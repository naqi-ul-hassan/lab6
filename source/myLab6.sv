==> flow/design.v <==
module Lab6(
    input logic [3:0]num,
    input logic [2:0]sel,
    input logic clk, reset, write,
    output logic [7:0]anode,
    output logic [6:0]cathode
);
    logic [3:0]array_sel[0:7];
    integer i;
    always_ff @(posedge clk or posedge reset) begin
        if(reset) begin
            for(i = 0; i<8; i++) begin
                array_sel[i] <= 4'b0;
            end
        end
        else begin
            if (write) begin
                case(sel)
                    3'b000: array_sel[0] <= num;
                    3'b001: array_sel[1] <= num;
                    3'b010: array_sel[2] <= num;
                    3'b011: array_sel[3] <= num;
                    3'b100: array_sel[4] <= num;
                    3'b101: array_sel[5] <= num;
                    3'b110: array_sel[6] <= num;
                    3'b111: array_sel[7] <= num;
                endcase
            end
            else begin
                case(sel)
                    3'b000: begin 
                    anode <= 8'b11111110;
                    case(array_sel[0]) 
                        4'b0000: cathode <= 7'b0000001;
                        4'b0001: cathode <= 7'b1001111;
                        4'b0010: cathode <= 7'b0010010;
                        4'b0011: cathode <= 7'b0000110;
                        4'b0100: cathode <= 7'b1001100;
                        4'b0101: cathode <= 7'b0100100;
                        4'b0110: cathode <= 7'b0100000;
                        4'b0111: cathode <= 7'b0001111;
                        4'b1000: cathode <= 7'b0000000;
                        4'b1001: cathode <= 7'b0000100;
                        4'b1010: cathode <= 7'b0001000;
                        4'b1011: cathode <= 7'b1100000;
                        4'b1100: cathode <= 7'b0110001;
                        4'b1101: cathode <= 7'b1000010;
                        4'b1110: cathode <= 7'b0110000;
                        4'b1111: cathode <= 7'b0111000;
                        default: cathode <= 7'b0000000;
                    endcase
                    end
                    3'b001: begin 
                    anode <= 8'b11111101;
                    case(array_sel[1]) 
                        4'b0000: cathode <= 7'b0000001;
                        4'b0001: cathode <= 7'b1001111;
                        4'b0010: cathode <= 7'b0010010;
                        4'b0011: cathode <= 7'b0000110;
                        4'b0100: cathode <= 7'b1001100;
                        4'b0101: cathode <= 7'b0100100;
                        4'b0110: cathode <= 7'b0100000;
                        4'b0111: cathode <= 7'b0001111;
                        4'b1000: cathode <= 7'b0000000;
                        4'b1001: cathode <= 7'b0000100;
                        4'b1010: cathode <= 7'b0001000;
                        4'b1011: cathode <= 7'b1100000;
                        4'b1100: cathode <= 7'b0110001;
                        4'b1101: cathode <= 7'b1000010;
                        4'b1110: cathode <= 7'b0110000;
                        4'b1111: cathode <= 7'b0111000;
                        default: cathode <= 7'b0000000;
                    endcase
                    end
                    3'b010: begin 
                    anode <= 8'b11111011;
                    case(array_sel[2]) 
                        4'b0000: cathode <= 7'b0000001;
                        4'b0001: cathode <= 7'b1001111;
                        4'b0010: cathode <= 7'b0010010;
                        4'b0011: cathode <= 7'b0000110;
                        4'b0100: cathode <= 7'b1001100;
                        4'b0101: cathode <= 7'b0100100;
                        4'b0110: cathode <= 7'b0100000;
                        4'b0111: cathode <= 7'b0001111;
                        4'b1000: cathode <= 7'b0000000;
                        4'b1001: cathode <= 7'b0000100;
                        4'b1010: cathode <= 7'b0001000;
                        4'b1011: cathode <= 7'b1100000;
                        4'b1100: cathode <= 7'b0110001;
                        4'b1101: cathode <= 7'b1000010;
                        4'b1110: cathode <= 7'b0110000;
                        4'b1111: cathode <= 7'b0111000;
                        default: cathode <= 7'b0000000;
                    endcase
                    end
                    3'b011: begin 
                    anode <= 8'b11110111;
                    case(array_sel[3]) 
                        4'b0000: cathode <= 7'b0000001;
                        4'b0001: cathode <= 7'b1001111;
                        4'b0010: cathode <= 7'b0010010;
                        4'b0011: cathode <= 7'b0000110;
                        4'b0100: cathode <= 7'b1001100;
                        4'b0101: cathode <= 7'b0100100;
                        4'b0110: cathode <= 7'b0100000;
                        4'b0111: cathode <= 7'b0001111;
                        4'b1000: cathode <= 7'b0000000;
                        4'b1001: cathode <= 7'b0000100;
                        4'b1010: cathode <= 7'b0001000;
                        4'b1011: cathode <= 7'b1100000;
                        4'b1100: cathode <= 7'b0110001;
                        4'b1101: cathode <= 7'b1000010;
                        4'b1110: cathode <= 7'b0110000;
                        4'b1111: cathode <= 7'b0111000;
                        default: cathode <= 7'b0000000;
                    endcase
                    end 
                    3'b100: begin 
                    anode <= 8'b11101111;
                    case(array_sel[4]) 
                        4'b0000: cathode <= 7'b0000001;
                        4'b0001: cathode <= 7'b1001111;
                        4'b0010: cathode <= 7'b0010010;
                        4'b0011: cathode <= 7'b0000110;
                        4'b0100: cathode <= 7'b1001100;
                        4'b0101: cathode <= 7'b0100100;
                        4'b0110: cathode <= 7'b0100000;
                        4'b0111: cathode <= 7'b0001111;
                        4'b1000: cathode <= 7'b0000000;
                        4'b1001: cathode <= 7'b0000100;
                        4'b1010: cathode <= 7'b0001000;
                        4'b1011: cathode <= 7'b1100000;
                        4'b1100: cathode <= 7'b0110001;
                        4'b1101: cathode <= 7'b1000010;
                        4'b1110: cathode <= 7'b0110000;
                        4'b1111: cathode <= 7'b0111000;
                        default: cathode <= 7'b0000000;
                    endcase
                    end
                    3'b101: begin 
                    anode <= 8'b11011111;
                    case(array_sel[5]) 
                        4'b0000: cathode <= 7'b0000001;
                        4'b0001: cathode <= 7'b1001111;
                        4'b0010: cathode <= 7'b0010010;
                        4'b0011: cathode <= 7'b0000110;
                        4'b0100: cathode <= 7'b1001100;
                        4'b0101: cathode <= 7'b0100100;
                        4'b0110: cathode <= 7'b0100000;
                        4'b0111: cathode <= 7'b0001111;
                        4'b1000: cathode <= 7'b0000000;
                        4'b1001: cathode <= 7'b0000100;
                        4'b1010: cathode <= 7'b0001000;
                        4'b1011: cathode <= 7'b1100000;
                        4'b1100: cathode <= 7'b0110001;
                        4'b1101: cathode <= 7'b1000010;
                        4'b1110: cathode <= 7'b0110000;
                        4'b1111: cathode <= 7'b0111000;
                        default: cathode <= 7'b0000000;
                    endcase
                    end 
                    3'b110: begin 
                    anode <= 8'b10111111;
                    case(array_sel[6]) 
                        4'b0000: cathode <= 7'b0000001;
                        4'b0001: cathode <= 7'b1001111;
                        4'b0010: cathode <= 7'b0010010;
                        4'b0011: cathode <= 7'b0000110;
                        4'b0100: cathode <= 7'b1001100;
                        4'b0101: cathode <= 7'b0100100;
                        4'b0110: cathode <= 7'b0100000;
                        4'b0111: cathode <= 7'b0001111;
                        4'b1000: cathode <= 7'b0000000;
                        4'b1001: cathode <= 7'b0000100;
                        4'b1010: cathode <= 7'b0001000;
                        4'b1011: cathode <= 7'b1100000;
                        4'b1100: cathode <= 7'b0110001;
                        4'b1101: cathode <= 7'b1000010;
                        4'b1110: cathode <= 7'b0110000;
                        4'b1111: cathode <= 7'b0111000;
                        default: cathode <= 7'b0000000;
                    endcase
                    end
                    3'b111: begin 
                    anode <= 8'b01111111;
                    case(array_sel[7]) 
                        4'b0000: cathode <= 7'b0000001;
                        4'b0001: cathode <= 7'b1001111;
                        4'b0010: cathode <= 7'b0010010;
                        4'b0011: cathode <= 7'b0000110;
                        4'b0100: cathode <= 7'b1001100;
                        4'b0101: cathode <= 7'b0100100;
                        4'b0110: cathode <= 7'b0100000;
                        4'b0111: cathode <= 7'b0001111;
                        4'b1000: cathode <= 7'b0000000;
                        4'b1001: cathode <= 7'b0000100;
                        4'b1010: cathode <= 7'b0001000;
                        4'b1011: cathode <= 7'b1100000;
                        4'b1100: cathode <= 7'b0110001;
                        4'b1101: cathode <= 7'b1000010;
                        4'b1110: cathode <= 7'b0110000;
                        4'b1111: cathode <= 7'b0111000;
                        default: cathode <= 7'b0000000;
                    endcase
                    end
                endcase
            end
        end
    end
endmodule
### Tool chain data of Lab6

Tool output for the design above, in the order of the flow.
Lines are those of the file above, counted from 1.
Operators carry their Yosys type and port widths (W data, S select, Z words).
Library cell names are shortened.
The mark n/a stands for no value.

* top: Lab6
* clock input: clk
* standard-cell library: sky130hd
* timing corner: tt_025C_1v80

### After elaboration

Yosys after proc, flatten, opt, wreduce and memory -nomap, before mapping. Print and check cells are not counted. Equal cells are merged and count once.
Yosys's memory passes give these memory sizes; they may raise the number of words (mostly to a power of two), join words into wider ones and drop unused or constant bits.

* bits in registers: 47
* latch bits: 0
* memory bits (writable): 0
* bits in read-only memories: 896
* clocked read ports x word width: 0
* memories kept: 8
* input port bits: 10
* output and inout port bits: 15
* cells after elaboration: 39

* add/sub/neg operators: 0
* multiply operators: 0
* div/mod/pow operators: 0
* magnitude comparators: 0
* equal/unequal tests: 7
* shift-type cells: 0
* mux-type cells: 2
* bitwise logic cells: 2
* reductions and logical operators: 10

Memory list
* (name not given): depth 16, bits a word 7, read ports 1, write ports 0, line 33 `case(array_sel[0])`
* (name not given): depth 16, bits a word 7, read ports 1, write ports 0, line 55 `case(array_sel[1])`
* (name not given): depth 16, bits a word 7, read ports 1, write ports 0, line 77 `case(array_sel[2])`
* (name not given): depth 16, bits a word 7, read ports 1, write ports 0, line 99 `case(array_sel[3])`
* (name not given): depth 16, bits a word 7, read ports 1, write ports 0, line 121 `case(array_sel[4])`
* (name not given): depth 16, bits a word 7, read ports 1, write ports 0, line 143 `case(array_sel[5])`

Further memories, not shown: 2.

Operators with widths (count)
* $pmux W8 S8: 1
* $pmux W7 S8: 1
* $reduce_and A2 Y1: 9
* $eq A3 B3 Y1 const B: 4
* $eq A3 B2 Y1 const B: 2
* $eq A3 B1 Y1 const B: 1
* $logic_not A3 Y1: 1
* $not A1 Y1: 2

### Depth

Depth = most cells in a row (Yosys ltp): at word level without a register or memory, in the mapped netlist without a sequential cell, where the memories' decode and read muxes count.

* word-level depth: 2
* ABC_AREA: 0
* depth in mapped cells: 7
* gate-level depth less buffers: 7

### After synthesis

The flow's flattened synthesis, as Yosys stat reports it; memories are mapped. The netlist is that of the ABC_AREA named above (0 if unset); the other value can give another one.

Cells by type (count)
* dfrtp_1: 32
* ha_1: 55
* edfxtp_1: 15
* mux2_2: 28
* o21ai_0: 37
* nand2_1: 44
* a21oi_1: 32
* inv_1: 28
* a211oi_1: 12
* mux4_2: 4
* mux2i_1: 8
* nand2b_1: 12
* clkbuf_1: 15
* nor2_1: 15
* nor2b_1: 9
* a31oi_1: 8
* buf_2: 10
* nand3_1: 9

Not listed: further types 36, cells in them 73.

* cell count: 446
* mapped area: 4056.4 µm²
* mapped flip-flops: 47
* buffer cells: 27

### Path before layout

OpenSTA on the mapped netlist: ideal clock, no wires. The path of least setup slack (recovery checks aside). Input and output delay are each 20% of the period. Register names are those of the netlist, which keeps one name where synthesis merged equal registers.

* kind: reg-to-reg
* from: register array_sel[6][1]
* to: register cathode[6]
* clock period: 2070 ps
* library setup time: 261 ps
* arrival time: 1671 ps
* data required time: 1809 ps
* slack: 138 ps
* path delay: 1932 ps
* driving pins on the path: 8
* synthesis period reached: 1932 ps

"path delay" is the arrival time less input delay plus setup time.
"driving pins on the path" counts driving pins, that of a launching flip-flop among them; a cell with two outputs on the path counts twice.
"synthesis period reached" is the clock period less the worst setup slack; recovery checks do not enter. This is arithmetic on one report: input and output delays are still those of the set period (20% each).
Between the ends stands the longest chain of elaborated cells between them, by number of cells; it is not shown to be the way that was timed. Of several equally long chains one is given.
A line is the first line of the expression or statement that the cell stems from. Yosys adds cells for indexed reads and writes and turns some case tables into memories.
A memory read counts as a cell of the chain, while the word-level depth stops at memories.
At most two assigning lines are given for a register; there are more.

* cell sequence: dfrtp_1 > inv_1 > ha_1 > nor2b_1 > nor3b_1 > a311oi_1 > or3_1 > o32a_1
* cells in the longest elaborated chain: 2
* elaborated cells on any way between the ends: 2
* source lines of those cells: 2
* classes of those cells: mux: 1; memory: 1

Ends and longest elaborated chain, after synthesis
* start, declared: line 8 `logic [3:0]array_sel[0:7];`
* start, assigned: line 13 `array_sel[i] <= 4'b0;`
* start, assigned: line 25 `3'b110: array_sel[6] <= num;`
* $mem_v2 Z16 W7: line 165 `case(array_sel[6])`
* $pmux W7 S8: line 30 `case(sel)`
* end, assigned: line 34 `4'b0000: cathode <= 7'b0000001;`
* end, assigned: line 35 `4'b0001: cathode <= 7'b1001111;`
* end, declared: line 6 `output logic [6:0]cathode`

### Timing after layout

From the final timing report of run A: the path of least setup slack in the routed layout; clock arrival at registers is part of the times.
The path's times are printed in steps of 10 ps; the period is the one set.

* kind: input-to-reg
* from: input port sel[0]
* to: register cathode[6]
* clock period: 3760 ps
* external input delay: 750 ps
* library setup time: 240 ps
* arrival time: 2710 ps
* data required time: 3830 ps
* slack: 1110 ps
* driving pins on the path: 6

Between the ends stands the longest chain of elaborated cells between them, by number of cells; it is not shown to be the way that was timed. Of several equally long chains one is given.
At most two assigning lines are given for a register; there are more.

* cell sequence: clkdlybuf4s50_1 > and3b_1 > clkinv_2 > a311oi_1 > or3_1 > o32a_1
* cells in the longest elaborated chain: 2
* elaborated cells on any way between the ends: 9
* classes of those cells: eq/ne: 7; mux: 1; reduce/logical: 1

Ends and longest elaborated chain, post-layout
* start, declared: line 3 `input logic [2:0]sel,`
* $eq A3 B3 Y1: line 30 `case(sel)`
* $pmux W7 S8: line 30
* end, assigned: line 34 `4'b0000: cathode <= 7'b0000001;`
* end, assigned: line 35 `4'b0001: cathode <= 7'b1001111;`
* end, declared: line 6 `output logic [6:0]cathode`

Memo
Re: implementation data of Lab6

Measured data: module Lab6, platform sky130hd, 2 stored runs of the flow under differing settings, order arbitrary. Input and output delays are each 20% of the period that was set; the output load is 0.01 pF.
"achieved period" is the run's clock period less its worst setup slack. It is reckoned from that one timing run; input and output delays stay at 20% of the period that was set.
"total design power": no workload was simulated; the value follows from the tool's default switching activity.

### Run A

==> flow/run.sh <==
#!/bin/bash
# the make line also repeats the synthesis and layout settings of config.mk as NAME=value (left out here)
make -C /OpenROAD-flow-scripts/flow DESIGN_CONFIG=/design/flow/config.mk WORK_HOME=/design/flow/orfs CLKGATE_MAP_FILE= finish
==> flow/config.mk <==
export PLATFORM = sky130hd
export DESIGN_NAME = Lab6
export DESIGN_NICKNAME = Lab6
export VERILOG_FILES = /design/flow/design.v
export SDC_FILE = /design/flow/constraint.sdc
export NUM_CORES = 4
export LEC_CHECK = 0
export CAP_MARGIN = 20
export CELL_PAD_IN_SITES_GLOBAL_PLACEMENT = 0
export CORE_MARGIN = 2
export CORE_UTILIZATION = 69
export PLACE_DENSITY_LB_ADDON = 0.25
export SETUP_SLACK_MARGIN = 0.49
export SLEW_MARGIN = 20
==> flow/constraint.sdc <==
create_clock -name core_clock -period 3.76 [get_ports {clk}]
set_input_delay 0.7520 -clock core_clock [delete_from_list [all_inputs] [get_ports {clk}]]
set_output_delay 0.7520 -clock core_clock [all_outputs]
set_load 0.01 [all_outputs]

Results of run A:
- Final setup TNS: 0 ps
- Worst setup slack after layout: 1112 ps
- Total design power: 1946 uW
- Synthesized cell area: 4056.4 µm²
- Overall die area: 6508.5 µm²
- Standard-cell area after layout: 4371.7 µm²
- Achieved period: 2648 ps
- Utilization in the final report: 0.78

### Run B

==> flow/run.sh <==
#!/bin/bash
# the make line also repeats the synthesis and layout settings of config.mk as NAME=value (left out here)
make -C /OpenROAD-flow-scripts/flow DESIGN_CONFIG=/design/flow/config.mk WORK_HOME=/design/flow/orfs CLKGATE_MAP_FILE= finish
==> flow/config.mk <==
export PLATFORM = sky130hd
export DESIGN_NAME = Lab6
export DESIGN_NICKNAME = Lab6
export VERILOG_FILES = /design/flow/design.v
export SDC_FILE = /design/flow/constraint.sdc
export NUM_CORES = 4
export LEC_CHECK = 0
export CAP_MARGIN = 20
export CELL_PAD_IN_SITES_GLOBAL_PLACEMENT = 3
export CORE_ASPECT_RATIO = 1.98
export CORE_MARGIN = 2
export CORE_UTILIZATION = 71
export HOLD_SLACK_MARGIN = 0.13
export MAX_ROUTING_LAYER = met5
export PLACE_DENSITY = 0.67
export SLEW_MARGIN = 20
==> flow/constraint.sdc <==
create_clock -name core_clock -period 3.29 [get_ports {clk}]
set_input_delay 0.6580 -clock core_clock [delete_from_list [all_inputs] [get_ports {clk}]]
set_output_delay 0.6580 -clock core_clock [all_outputs]
set_load 0.01 [all_outputs]

Outcome of run B: stopped before the end: placement reported GPL-0301
